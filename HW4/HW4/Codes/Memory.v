==> flow/design.v <==
module Memory (
    input wire clk,
    input wire reset,
    input wire [7:0] addr,  
    input wire write_enable,    
    inout [7:0] data
);
    reg [7:0] mem[0:199];
    reg [7:0] read_data;
    integer i;
    assign data = write_enable ? 8'bz : read_data;
    always @(posedge clk or posedge reset) begin
        if (reset)
            for (i = 0; i < 200; i = i + 1)
                mem[i] <= 0;
        else if (write_enable)
            mem[addr] <= data;
        else
            read_data <= mem[addr];
    end
endmodule
Tool chain data of Memory. Tool output for the design above, in the order of the flow. Line numbers count from 1 in the design file above. Cell names lack the library's common part. The mark -- stands for no value.

Top: Memory. Clock: clk. Library: sky130hd. Corner: tt_025C_1v80.

Word-level counts. Yosys after proc, flatten, opt, wreduce and memory -nomap, before mapping. Print and check cells are not counted. Equal cells are merged and count once.

Flip-flop bits (word level): 1608. The entry for input bits reads 11. The entry for output and inout bits reads 8.

For eq/ne operators the number is 199. Under muxes and demuxes stands 2. For bitwise operators the number is 2. Under reduce/logical cells stands 202.

Operator list (count): parallel mux 8 bit (select 200 bit) (1); equality test 8 bit with constant B (72); equality test 8 x 7 -> 1 bit with constant B (64); AND reduction 2 bit (201); equality test 8 x 6 -> 1 bit with constant B (32); equality test 8 x 5 -> 1 bit with constant B (16); equality test 8 x 4 -> 1 bit with constant B (8); equality test 8 x 3 -> 1 bit with constant B (4); equality test 8 x 2 -> 1 bit with constant B (2); equality test 8 x 1 -> 1 bit with constant B (1); logical NOT 8 bit (1); 2-to-1 mux 8 bit (1); inverter 1 bit (2).

Longest topological paths. Depth = most cells in a row (Yosys ltp): at word level without a register or memory, in the mapped netlist without a sequential cell, where the memories' decode and read muxes count.

For depth in word-level cells the number is 2. For ABC_AREA the number is 1. The figure for mapped depth is 15. Under mapped depth without buffers stands 14.

Netlist. The flow's flattened synthesis, as Yosys stat reports it; memories are mapped. The netlist is that of the ABC_AREA named above (0 if unset); the other value can give another one.

Under cells in the netlist stands 9402. Mapped area: 73332.8 µm². Under area of sequential cells stands 40278.6 µm². The figure for flip-flops is 1608.

Cell types: dfrtp_1 (count 1600, area in all 40038.4 µm²); nand2_1 (count 3478, area in all 1.31E+04 µm²); o21ai_0 (count 1613, area in all 8.07E+03 µm²); nand3_1 (count 1114, area in all 5.58E+03 µm²); clkbuf_1 (count 534, area in all 2E+03 µm²); nor2_1 (count 479, area in all 1.8E+03 µm²); inv_1 (count 331, area in all 1.24E+03 µm²); buf_2 (count 70, area in all 350.336 µm²); nor2_2 (count 56, area in all 350.336 µm²); nand4_1 (count 55, area in all 344.08 µm²); edfxtp_1 (count 8, area in all 240.23 µm²); buf_1 (count 42, area in all 157.651 µm²); nor3_1 (count 9, area in all 45.043 µm²); a21oi_1 (count 6, area in all 30.029 µm²); clkinv_1 (count 4, area in all 15.014 µm²); inv_2 (count 2, area in all 7.507 µm²); a31oi_1 (count 1, area in all 6.256 µm²).

Worst setup path after synthesis. Source: OpenSTA report_checks on the synthesized netlist (no wires, ideal clock, input and output delay 20% of the period each), path of least setup slack; recovery checks are left aside. Register names are those of the netlist, which keeps one name where synthesis merged equal registers.

Path kind: input -> register. From: input port addr[0]. To: register (no name shown). The figure for clock period is 3.54 ns. The entry for external input delay reads 0.708 ns. Under setup time stands 0.136 ns. Launch time at the first pin: 0.708 ns. Data arrival time: 2.133 ns. Under data required time stands 3.404 ns. Path slack: 1.271 ns. The figure for path delay is 1.561 ns. For stages on the path the number is 11. The entry for path buffers reads 0. The entry for synthesis period reached reads 2.269 ns.

"path delay" = arrival - input delay + setup time. "stages on the path" counts driving pins, that of a launching flip-flop among them; a cell with two outputs on the path counts twice. "synthesis period reached" = period - worst setup slack (recovery checks aside). The figure is calculated, with input and output delays left at 20% of the set period.

Cells stage by stage: nand2_1 -> inv_1 -> nand2_1 -> nor2_2 -> nor2_1 -> nand3_1 -> nor2_1 -> nand2_1 -> nor2_1 -> nand3_1 -> nand3_1.

Ends and longest elaborated chain, after synthesis: from (decl) (line 4) `input wire [7:0] addr,`.

No chain of elaborated cells between the ends is given.

Path in the finished layout. Path of least setup slack in the final report of flow run A (OpenROAD, finished layout, wires in). Where an end is a register, its clock arrival counts in the times.

Path kind: input -> register. From: input port addr[0]. To: register (no name shown). The figure for clock period is 2.73 ns. The entry for external input delay reads 0.55 ns. Under setup time stands 0.25 ns. Launch time at the first pin: 0.55 ns. Data arrival time: 2.83 ns. Under data required time stands 3.31 ns. Path slack: 0.49 ns. For stages on the path the number is 19. The entry for path buffers reads 7.

Cells stage by stage: buf_6 -> buf_12 -> nand2_2 -> buf_6 -> buf_4 -> nor2_4 -> buf_12 -> buf_4 -> nand3_1 -> nand2_1 -> inv_1 -> nand2_2 -> nor2_4 -> nand2_8 -> nor2_4 -> nand2_4 -> buf_12 -> nor2_4 -> nand3_2.

Ends and longest elaborated chain, post-layout: from (decl) (line 4) `input wire [7:0] addr,`.

No chain of elaborated cells between the ends is given.

FLOW RESULTS
============

Below are 2 stored runs of the flow (Yosys, OpenROAD; platform sky130hd) on Memory, each with its settings and what was measured, unordered. Constraints: input delay and output delay 20% of the set period each, output load 0.01 pF. "reached clock period" = clock period - worst setup slack. The figure is calculated, with input and output delays left at 20% of the set period. By "time on the worst setup path" is meant the share of the clock period that the worst setup path is allowed (20% is reserved at inputs, 20% at outputs), minus its slack. Clock arrival times at its registers enter into it. By "total design power" is meant OpenSTA's value without simulated activity: inputs other than the clock are taken to toggle once in ten clock periods, and the tool carries that through the logic.

Files of flow run A:
==> flow/run.sh <==
#!/bin/bash
# the make line also repeats the synthesis and layout settings of config.mk as NAME=value (left out here)
make -C /OpenROAD-flow-scripts/flow DESIGN_CONFIG=/design/flow/config.mk WORK_HOME=/design/flow/orfs CLKGATE_MAP_FILE= finish
==> flow/config.mk <==
export PLATFORM = sky130hd
export DESIGN_NAME = Memory
export DESIGN_NICKNAME = Memory
export VERILOG_FILES = /design/flow/design.v
export SDC_FILE = /design/flow/constraint.sdc
export NUM_CORES = 4
export LEC_CHECK = 0
export ABC_AREA = 1
export CAP_MARGIN = 15
export CELL_PAD_IN_SITES_GLOBAL_PLACEMENT = 3
export CORE_ASPECT_RATIO = 1.29
export CORE_MARGIN = 5
export CORE_UTILIZATION = 23
export CTS_CLUSTER_DIAMETER = 62
export CTS_CLUSTER_SIZE = 49
export MIN_ROUTING_LAYER = met1
export SETUP_SLACK_MARGIN = 0.81
export SLEW_MARGIN = 15
==> flow/constraint.sdc <==
create_clock -name core_clock -period 2.73 [get_ports {clk}]
set_input_delay 0.5460 -clock core_clock [delete_from_list [all_inputs] [get_ports {clk}]]
set_output_delay 0.5460 -clock core_clock [all_outputs]
set_load 0.01 [all_outputs]

Results of flow run A. The measured total negative setup slack is 0.000 ns. The measured standard-cell area after layout is 96112.2 µm². The measured Yosys chip area after synthesis is 73332.8 µm². The total design power reads 0.053468 W. The full die area comes to 330323.0 µm². The reached clock period reads 2.245 ns. For the smallest hold slack the run shows 0.109 ns. The time on the worst setup path is 1.70 ns. Critical path type: input -> register. The lowest setup slack is 0.485 ns. The utilization after routing comes to 0.303.

Files of flow run B:
==> flow/run.sh <==
#!/bin/bash
# the make line also repeats the synthesis and layout settings of config.mk as NAME=value (left out here)
make -C /OpenROAD-flow-scripts/flow DESIGN_CONFIG=/design/flow/config.mk WORK_HOME=/design/flow/orfs CLKGATE_MAP_FILE= finish
==> flow/config.mk <==
export PLATFORM = sky130hd
export DESIGN_NAME = Memory
export DESIGN_NICKNAME = Memory
export VERILOG_FILES = /design/flow/design.v
export SDC_FILE = /design/flow/constraint.sdc
export NUM_CORES = 4
export LEC_CHECK = 0
export CAP_MARGIN = 40
export CELL_PAD_IN_SITES_DETAIL_PLACEMENT = 1
export CELL_PAD_IN_SITES_GLOBAL_PLACEMENT = 0
export CORE_ASPECT_RATIO = 0.84
export CORE_MARGIN = 10
export CORE_UTILIZATION = 17
export CTS_CLUSTER_DIAMETER = 360
export MAX_ROUTING_LAYER = met5
export PLACE_DENSITY_LB_ADDON = 0.01
export SETUP_SLACK_MARGIN = 0.11
export SLEW_MARGIN = 20
==> flow/constraint.sdc <==
create_clock -name core_clock -period 2.33 [get_ports {clk}]
set_input_delay 0.4660 -clock core_clock [delete_from_list [all_inputs] [get_ports {clk}]]
set_output_delay 0.4660 -clock core_clock [all_outputs]
set_load 0.01 [all_outputs]

Results of flow run B. The measured standard-cell area after layout is 107962.0 µm². The reached clock period reads 3.084 ns. The total design power reads 0.073785 W. The measured Yosys chip area after synthesis is 71162.0 µm². The measured total negative setup slack is -4.296 ns. The full die area comes to 444978.0 µm². The lowest setup slack is -0.754 ns. The utilization after routing comes to 0.259. For the smallest hold slack the run shows 0.013 ns. The time on the worst setup path is 2.62 ns. Critical path type: input -> register.
